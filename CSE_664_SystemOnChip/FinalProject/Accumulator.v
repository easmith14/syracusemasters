==> flow/design.v <==
module Accumulator(output reg[7:0] AccValue, input[7:0] RegFileIn, ALUIn, input[3:0] Immediate, input[1:0] SelAcc, input CLK, CLB, LoadAcc);
reg[7:0] mux1_out, mux2_out;
always @(posedge CLK or posedge CLB)
begin 
	if(CLB)
		AccValue = 8'b0;
	else begin
		if(CLK)
		begin
			if(SelAcc[0]) mux1_out = RegFileIn;
			else mux1_out = 8'b0 + Immediate;
			if(SelAcc[1]) mux2_out = ALUIn;
			else mux2_out = mux1_out;
			if(LoadAcc)
			begin
				AccValue = mux2_out;
			end
		end
	end
end
endmodule
Tool chain data of Accumulator
The steps from the RTL of Accumulator to its reports follow in flow order.
Line numbers count from 1 in the design file above.
Operators: Yosys type, input widths -> output width; for muxes data width and select width s.
Cell names lack the library's common part.
A cell with n/a has no value.
- top: Accumulator
- clock: CLK
- cell library: sky130hd
- library corner: tt_025C_1v80

Word level
Counts by Yosys on the flattened word-level netlist (proc, flatten, opt, wreduce; memories kept). Register bits leave out memories and registers merged into their read ports (data or address); mux counts leave out enables and synchronous resets folded into registers. Print and check cells are left out. Cells with the same type and inputs are merged into one.
- register bits at 8
- input bits: 25
- noted elaborated cells: 3
- muxes and demuxes: 2
- operators with widths (cell ; number):
    $mux 8 ; 2

Depth
Depth = most cells in a row (Yosys ltp): at word level without a register or memory, in the mapped netlist without a sequential cell, where the memories' decode and read muxes count.
- depth after elaboration: 2
- ABC_AREA at 1
- gate-level depth with buffers: 6

Netlist
The flow's flattened synthesis, as Yosys stat reports it; memories are mapped. The netlist is that of the ABC_AREA named above (0 if unset); the other value can give another one.
- noted cell count: 63
- mapped area at 459.2 um2
- noted sequential part of the area: 200.2 um2
- mapped flip-flops at 8
- buffer cells at 3
- cells by type (cell ; number):
    dfrtp_1 ; 8
    nand2_1 ; 20
    a21oi_1 ; 10
    nand3_1 ; 8
    inv_1 ; 6
    a21oi_2 ; 2
    nor2_1 ; 4
    clkbuf_8 ; 1
    buf_6 ; 1
    buf_2 ; 1
    clkinv_2 ; 1
    inv_2 ; 1

Timing after synthesis
Source: OpenSTA report_checks on the synthesized netlist (no wires, ideal clock, input and output delay 20% of the period each), path of least setup slack; recovery checks are left aside. Register names are those of the netlist, which keeps one name where synthesis merged equal registers.
- kind: input-to-reg
- start point: input SelAcc[0]
- end point: register AccValue[2]
- clock period at 1.4 ns
- external input delay: 0.280 ns
- setup time: 0.116 ns
- noted arrival time: 0.701 ns
- data required time at 1.284 ns
- slack: 0.582 ns
- noted path delay: 0.537 ns
- driving pins on the path at 6
- synthesis period reached at 0.818 ns
"path delay" = arrival - input delay + setup time.
"driving pins on the path" counts driving pins, that of a launching flip-flop among them; a cell with two outputs on the path counts twice.
"synthesis period reached" = period - worst setup slack (recovery checks aside). The figure is calculated, with input and output delays left at 20% of the set period.
Between the ends stands the longest chain of elaborated cells between them, by number of cells; it is not shown to be the way that was timed. Of several equally long chains one is given.
A line is the first line of the expression or statement that the cell stems from. Yosys adds cells for indexed reads and writes and turns some case tables into memories.
- cells stage by stage: buf_2 -> inv_1 -> nand2_1 -> nand3_1 -> nand2_1 -> nand2_1
- noted length of the longest elaborated chain: 2
- noted elaborated cells between the ends (all ways): 2
- RTL lines with such cells at 2
- RTL lines, path post-synthesis (element ; RTL line ; text):
    start, declared ; 1 ; module Accumulator(output reg[7:0] AccValue, input[7:0] RegFileIn, ALUIn, input[3:0] Immediate, input[1:0] Sel ...
    $mux 8 ; 10 ; if(SelAcc[0]) mux1_out = RegFileIn;
    $mux 8 ; 12 ; if(SelAcc[1]) mux2_out = ALUIn;
    end, assigned ; 6 ; AccValue = 8'b0;
    end, assigned ; 16 ; AccValue = mux2_out;
    end, declared ; 1 ;

Timing after layout
From the final timing report of run A: the path of least setup slack in the routed layout; clock arrival at registers is part of the times.
- kind: reg-to-output
- start point: register AccValue[0]
- end point: output AccValue[0]
- clock period at 1.05 ns
- noted arrival time: 0.79 ns
- data required time at 0.84 ns
- slack: 0.05 ns
- driving pins on the path at 2
- cells stage by stage: dfrtp_1 -> buf_2
- noted length of the longest elaborated chain: 0
- noted elaborated cells between the ends (all ways): 0
- RTL lines with such cells at 0
- RTL lines, path post-layout (element ; RTL line ; text):
    start, declared ; 1 ; module Accumulator(output reg[7:0] AccValue, input[7:0] RegFileIn, ALUIn, input[3:0] Immediate, input[1:0] Sel ...
    start, assigned ; 6 ; AccValue = 8'b0;
    start, assigned ; 16 ; AccValue = mux2_out;
    end, declared ; 1 ;

Top module Accumulator; platform sky130hd; tools Yosys and OpenROAD; 2 stored runs in no particular order. Input and output delays are each 20% of the period that was set; the output load is 0.01 pF.
"critical path time" = time allowed to the worst setup path (clock period - input delay - output delay, where it has them) - its slack; a late launch clock adds to it, a late capture clock takes from it.

Run A
Settings were period_ns = 1.05; CORE_UTILIZATION = 34; PLACE_DENSITY_LB_ADDON = 0.05; HOLD_SLACK_MARGIN = -0.02; CORE_MARGIN = 10; CELL_PAD_IN_SITES_GLOBAL_PLACEMENT = 1; TNS_END_PERCENT = 10; ABC_AREA = 1; GPL_TIMING_DRIVEN = 0; GPL_ROUTABILITY_DRIVEN = 0; CTS_CLUSTER_DIAMETER = 294; SLEW_MARGIN = 30; CAP_MARGIN = 20
- critical path time: 0.79 ns
- critical path kind: reg-to-output
- noted the setup slack of the worst path: 0.055 ns
- post-route setup TNS at 0.000 ns
- noted the utilization in the final report: 0.591
- synthesis area: 459.2 um2
- standard-cell area of the final layout at 759.5 um2
- overall die area: 3220.6 um2

Run B
Settings were period_ns = 0.758; CORE_UTILIZATION = 50; PLACE_DENSITY_LB_ADDON = 0.1; HOLD_SLACK_MARGIN = 0.08; GPL_TIMING_DRIVEN = 1; GPL_ROUTABILITY_DRIVEN = 1; CAP_MARGIN = 0; SLEW_MARGIN = 20; MIN_ROUTING_LAYER = met1; CORE_MARGIN = 2
- unfinished; error PDN-0185 in floorplanning

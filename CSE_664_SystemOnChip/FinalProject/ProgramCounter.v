==> flow/design.v <==
module ProgramCounter(output reg[7:0] InstructionAddress, input[7:0] Register, input[3:0] Immediate, input SelPC, LoadPC, IncPC, CLK, CLB);
always @(posedge CLK or posedge CLB)
begin 
	if(CLB)
		InstructionAddress = 8'b0;
	else begin
		if(CLK)
		begin
			if(IncPC) InstructionAddress = InstructionAddress + 1;
			if(LoadPC)
			begin
				if(SelPC) InstructionAddress = 8'b0 + Immediate;
				else InstructionAddress = Register;
			end
		end
	end
end
endmodule
# From RTL to reports: ProgramCounter
# Tool output for the design above, in the order of the flow.
# Line numbers count from 1 in the design file above.
# A cell with n/a has no value.
dict set report design {
  top {ProgramCounter}
  clock_port {CLK}
  lib {sky130hd}
  corner {tt_025C_1v80}
}

# After elaboration
# Counts by Yosys on the flattened word-level netlist (proc, flatten, opt, wreduce; memories kept). Register bits leave out memories and registers merged into their read ports (data or address). Print and check cells are left out. Cells with the same type and inputs are merged into one.
dict set report classes {
  add_sub_neg 1
  n_mul 0
  div 0
  n_cmp 0
  eq_ne 0
  shifts 0
  n_mux 3
  n_logic 0
  reduce_logical 1
}
# op count
set op_table {}
lappend op_table {{8-bit 2-to-1 mux} 3}
lappend op_table {{8-bit by 1-bit adder with 8-bit output with constant B} 1}
lappend op_table {{2-bit nonzero test} 1}
dict set report word_totals {
  ff_bits 8
  latch_bits 0
  ramBits 0
  romBits 0
  clocked_rd_ports_x_width 0
  n_memories 0
  in_bits 17
  out_inout_bits 8
  wordCells 6
}

# Depth
# Depth = most cells in a row (Yosys ltp): at word level without a register or memory, in the mapped netlist without a sequential cell, where the memories' decode and read muxes count.
dict set report logic_depth {
  ltp_word 3
  abc_area 0
  ltp_mapped 4
  mapped_depth_nobuf 4
}

# Synthesis result
# Yosys stat after the flow's synthesis: flattened, memories mapped to cells. It holds for the ABC_AREA given above (unset counts as 0); a run with the other value may have another netlist.
dict set report synth_totals {
  cells 57
  area_mm2 0.0005155
  seq_area_mm2 0.0002002
  ff_cells 8
  buffers 4
}
# cell count type_area_um2
set by_type {}
lappend by_type {sky130_fd_sc_hd__dfrtp_1 8 200.192}
lappend by_type {sky130_fd_sc_hd__xor2_1 4 35.034}
lappend by_type {sky130_fd_sc_hd__o21ai_0 5 25.024}
lappend by_type {sky130_fd_sc_hd__mux2_2 2 22.522}
lappend by_type {sky130_fd_sc_hd__mux2i_1 2 20.019}
lappend by_type {sky130_fd_sc_hd__nand2_1 5 18.768}
lappend by_type {sky130_fd_sc_hd__o31a_1 2 17.517}
lappend by_type {sky130_fd_sc_hd__a21oi_1 3 15.014}
lappend by_type {sky130_fd_sc_hd__inv_1 4 15.014}
lappend by_type {sky130_fd_sc_hd__nand3b_1 2 15.014}
lappend by_type {sky130_fd_sc_hd__nor3_1 3 15.014}
lappend by_type {sky130_fd_sc_hd__o21a_1 2 15.014}
lappend by_type {sky130_fd_sc_hd__ha_1 1 12.512}
lappend by_type {sky130_fd_sc_hd__nand4_1 2 12.512}
lappend by_type {sky130_fd_sc_hd__nand4_2 1 12.512}
lappend by_type {sky130_fd_sc_hd__buf_2 2 10.01}
lappend by_type {sky130_fd_sc_hd__or4b_1 1 10.01}
lappend by_type {sky130_fd_sc_hd__a211oi_1 1 7.507}
# Other cell types: 6; their cells: 7.

# Timing after synthesis
# Source: OpenSTA report_checks on the synthesized netlist (no wires, ideal clock, input and output delay 20% of the period each), path of least setup slack; recovery checks are left aside. Register names are those of the netlist, which keeps one name where synthesis merged equal registers.
dict set report synth_path {
  path_type {reg2reg}
  from {register InstructionAddress[3]}
  to {register InstructionAddress[7]}
  clock_period_ps 1570
  setup_time_ps 120
  launch_ps 0
  arrival_ps 1259
  required_ps 1450
  slack_ps 191
  path_delay_ps 1379
  path_stages 4
  path_buffers 0
  synth_period_reached_ps 1379
}
# "path_delay_ps" = arrival - input delay + setup time.
# "path_stages": output pins that drive a net of the path, with the launching flip-flop's if there is one; two outputs of one cell count as two.
# "synth_period_reached_ps" = period - worst setup slack (recovery checks aside). The figure is calculated, with input and output delays left at 20% of the set period.
# Between the ends stands the longest chain of elaborated cells between them, by number of cells; it is not shown to be the way that was timed. Of several equally long chains one is given.
# A line is the first line of the expression or statement that the cell stems from. Yosys adds cells for indexed reads and writes and turns some case tables into memories.
# A register here has more assigning lines than the two given.
dict set report synth_between {
  cell_sequence {sky130_fd_sc_hd__dfrtp_1 -> sky130_fd_sc_hd__nand4_2 -> sky130_fd_sc_hd__or4b_1 -> sky130_fd_sc_hd__and3_1}
  elab_chain_len 3
  cells_between 3
  lines_between 2
  classes_between {add/sub: 1; mux: 2}
}
# item line_no
set synth_rtl {}
lappend synth_rtl {{start, declared} 1} ;# module ProgramCounter(output reg[7:0] InstructionAddress, input[7:0] Register, input[3:0] Immediate, input Sel ...
lappend synth_rtl {{start, assigned} 9} ;# if(IncPC) InstructionAddress = InstructionAddress + 1;
lappend synth_rtl {{start, assigned} 12} ;# if(SelPC) InstructionAddress = 8'b0 + Immediate;
lappend synth_rtl {{8-bit by 1-bit adder with 8-bit output} 9}
lappend synth_rtl {{8-bit 2-to-1 mux} 9}
lappend synth_rtl {{8-bit 2-to-1 mux} 10} ;# if(LoadPC)
lappend synth_rtl {{end, assigned} 9}
lappend synth_rtl {{end, assigned} 12}
lappend synth_rtl {{end, declared} 1}

# Timing after layout
# From the final timing report of flow run 1: the path of least setup slack in the routed layout; clock arrival at registers is part of the times.
# The path's times are printed in steps of 10 ps; the period is the one set.
dict set report layout_path {
  path_type {in2reg}
  from {input port LoadPC}
  to {register InstructionAddress[7]}
  clock_period_ps 1310
  input_delay_ps 260
  setup_time_ps 110
  launch_ps 260
  arrival_ps 1450
  required_ps 1470
  slack_ps 20
  path_stages 4
  path_buffers 1
}
# Between the ends stands the longest chain of elaborated cells between them, by number of cells; it is not shown to be the way that was timed. Of several equally long chains one is given.
# A register here has more assigning lines than the two given.
dict set report layout_between {
  cell_sequence {sky130_fd_sc_hd__clkdlybuf4s50_1 -> sky130_fd_sc_hd__nand3b_1 -> sky130_fd_sc_hd__or4b_1 -> sky130_fd_sc_hd__and3_1}
  elab_chain_len 1
  cells_between 2
  lines_between 1
  classes_between {mux: 1; reduce/logical: 1}
}
# item line_no
set layout_rtl {}
lappend layout_rtl {{start, declared} 1} ;# module ProgramCounter(output reg[7:0] InstructionAddress, input[7:0] Register, input[3:0] Immediate, input Sel ...
lappend layout_rtl {{8-bit 2-to-1 mux} 10} ;# if(LoadPC)
lappend layout_rtl {{end, assigned} 9} ;# if(IncPC) InstructionAddress = InstructionAddress + 1;
lappend layout_rtl {{end, assigned} 12} ;# if(SelPC) InstructionAddress = 8'b0 + Immediate;
lappend layout_rtl {{end, declared} 1}

Record of 2 stored runs of the RTL-to-layout flow on ProgramCounter, platform sky130hd. The runs are unordered. Constraints: input delay and output delay 20% of the set period each, output load 0.01 pF.
"achieved_period_ps": clock period set for the run, less the worst setup slack. It is reckoned from that one timing run; input and output delays stay at 20% of the period that was set.
"worst_path_ps" = time allowed to the worst setup path (clock period - input delay - output delay, where it has them) - its slack; a late launch clock adds to it, a late capture clock takes from it.
"worst_path_ps" is known to 10 ps.

# flow run 1
==> flow/run.sh <==
#!/bin/bash
# the make line also repeats the synthesis and layout settings of config.mk as NAME=value (left out here)
make -C /OpenROAD-flow-scripts/flow DESIGN_CONFIG=/design/flow/config.mk WORK_HOME=/design/flow/orfs CLKGATE_MAP_FILE= finish
==> flow/config.mk <==
export PLATFORM = sky130hd
export DESIGN_NAME = ProgramCounter
export DESIGN_NICKNAME = ProgramCounter
export VERILOG_FILES = /design/flow/design.v
export SDC_FILE = /design/flow/constraint.sdc
export NUM_CORES = 4
export LEC_CHECK = 0
export ABC_AREA = 0
export CAP_MARGIN = 20
export CORE_ASPECT_RATIO = 1.69
export CORE_MARGIN = 10
export CORE_UTILIZATION = 33
export MIN_ROUTING_LAYER = met1
export SETUP_SLACK_MARGIN = 0.18
export SLEW_MARGIN = 20
==> flow/constraint.sdc <==
create_clock -name core_clock -period 1.31 [get_ports {CLK}]
set_input_delay 0.2620 -clock core_clock [delete_from_list [all_inputs] [get_ports {CLK}]]
set_output_delay 0.2620 -clock core_clock [all_outputs]
set_load 0.01 [all_outputs]

==> flow run 1: results <==
synth_area_mm2=0.0005155
final_die_area_mm2=0.0035976
final_stdcell_area_mm2=0.0009684
ws_setup_ps=17
achieved_period_ps=1293
worst_path_ps=1030
path_kind="in2reg"

# flow run 2
==> flow/run.sh <==
#!/bin/bash
# the make line also repeats the synthesis and layout settings of config.mk as NAME=value (left out here)
make -C /OpenROAD-flow-scripts/flow DESIGN_CONFIG=/design/flow/config.mk WORK_HOME=/design/flow/orfs CLKGATE_MAP_FILE= finish
==> flow/config.mk <==
export PLATFORM = sky130hd
export DESIGN_NAME = ProgramCounter
export DESIGN_NICKNAME = ProgramCounter
export VERILOG_FILES = /design/flow/design.v
export SDC_FILE = /design/flow/constraint.sdc
export NUM_CORES = 4
export LEC_CHECK = 0
export CAP_MARGIN = 20
export CORE_MARGIN = 2
export CORE_UTILIZATION = 40
export SLEW_MARGIN = 20
==> flow/constraint.sdc <==
create_clock -name core_clock -period 2.4 [get_ports {CLK}]
set_input_delay 0.4800 -clock core_clock [delete_from_list [all_inputs] [get_ports {CLK}]]
set_output_delay 0.4800 -clock core_clock [all_outputs]
set_load 0.01 [all_outputs]

==> flow run 2: results <==
synth_area_mm2=0.0005155
final_die_area_mm2=0.001592
final_stdcell_area_mm2=0.0007933
ws_setup_ps=659
achieved_period_ps=1741
worst_path_ps=1260
path_kind="reg2out"
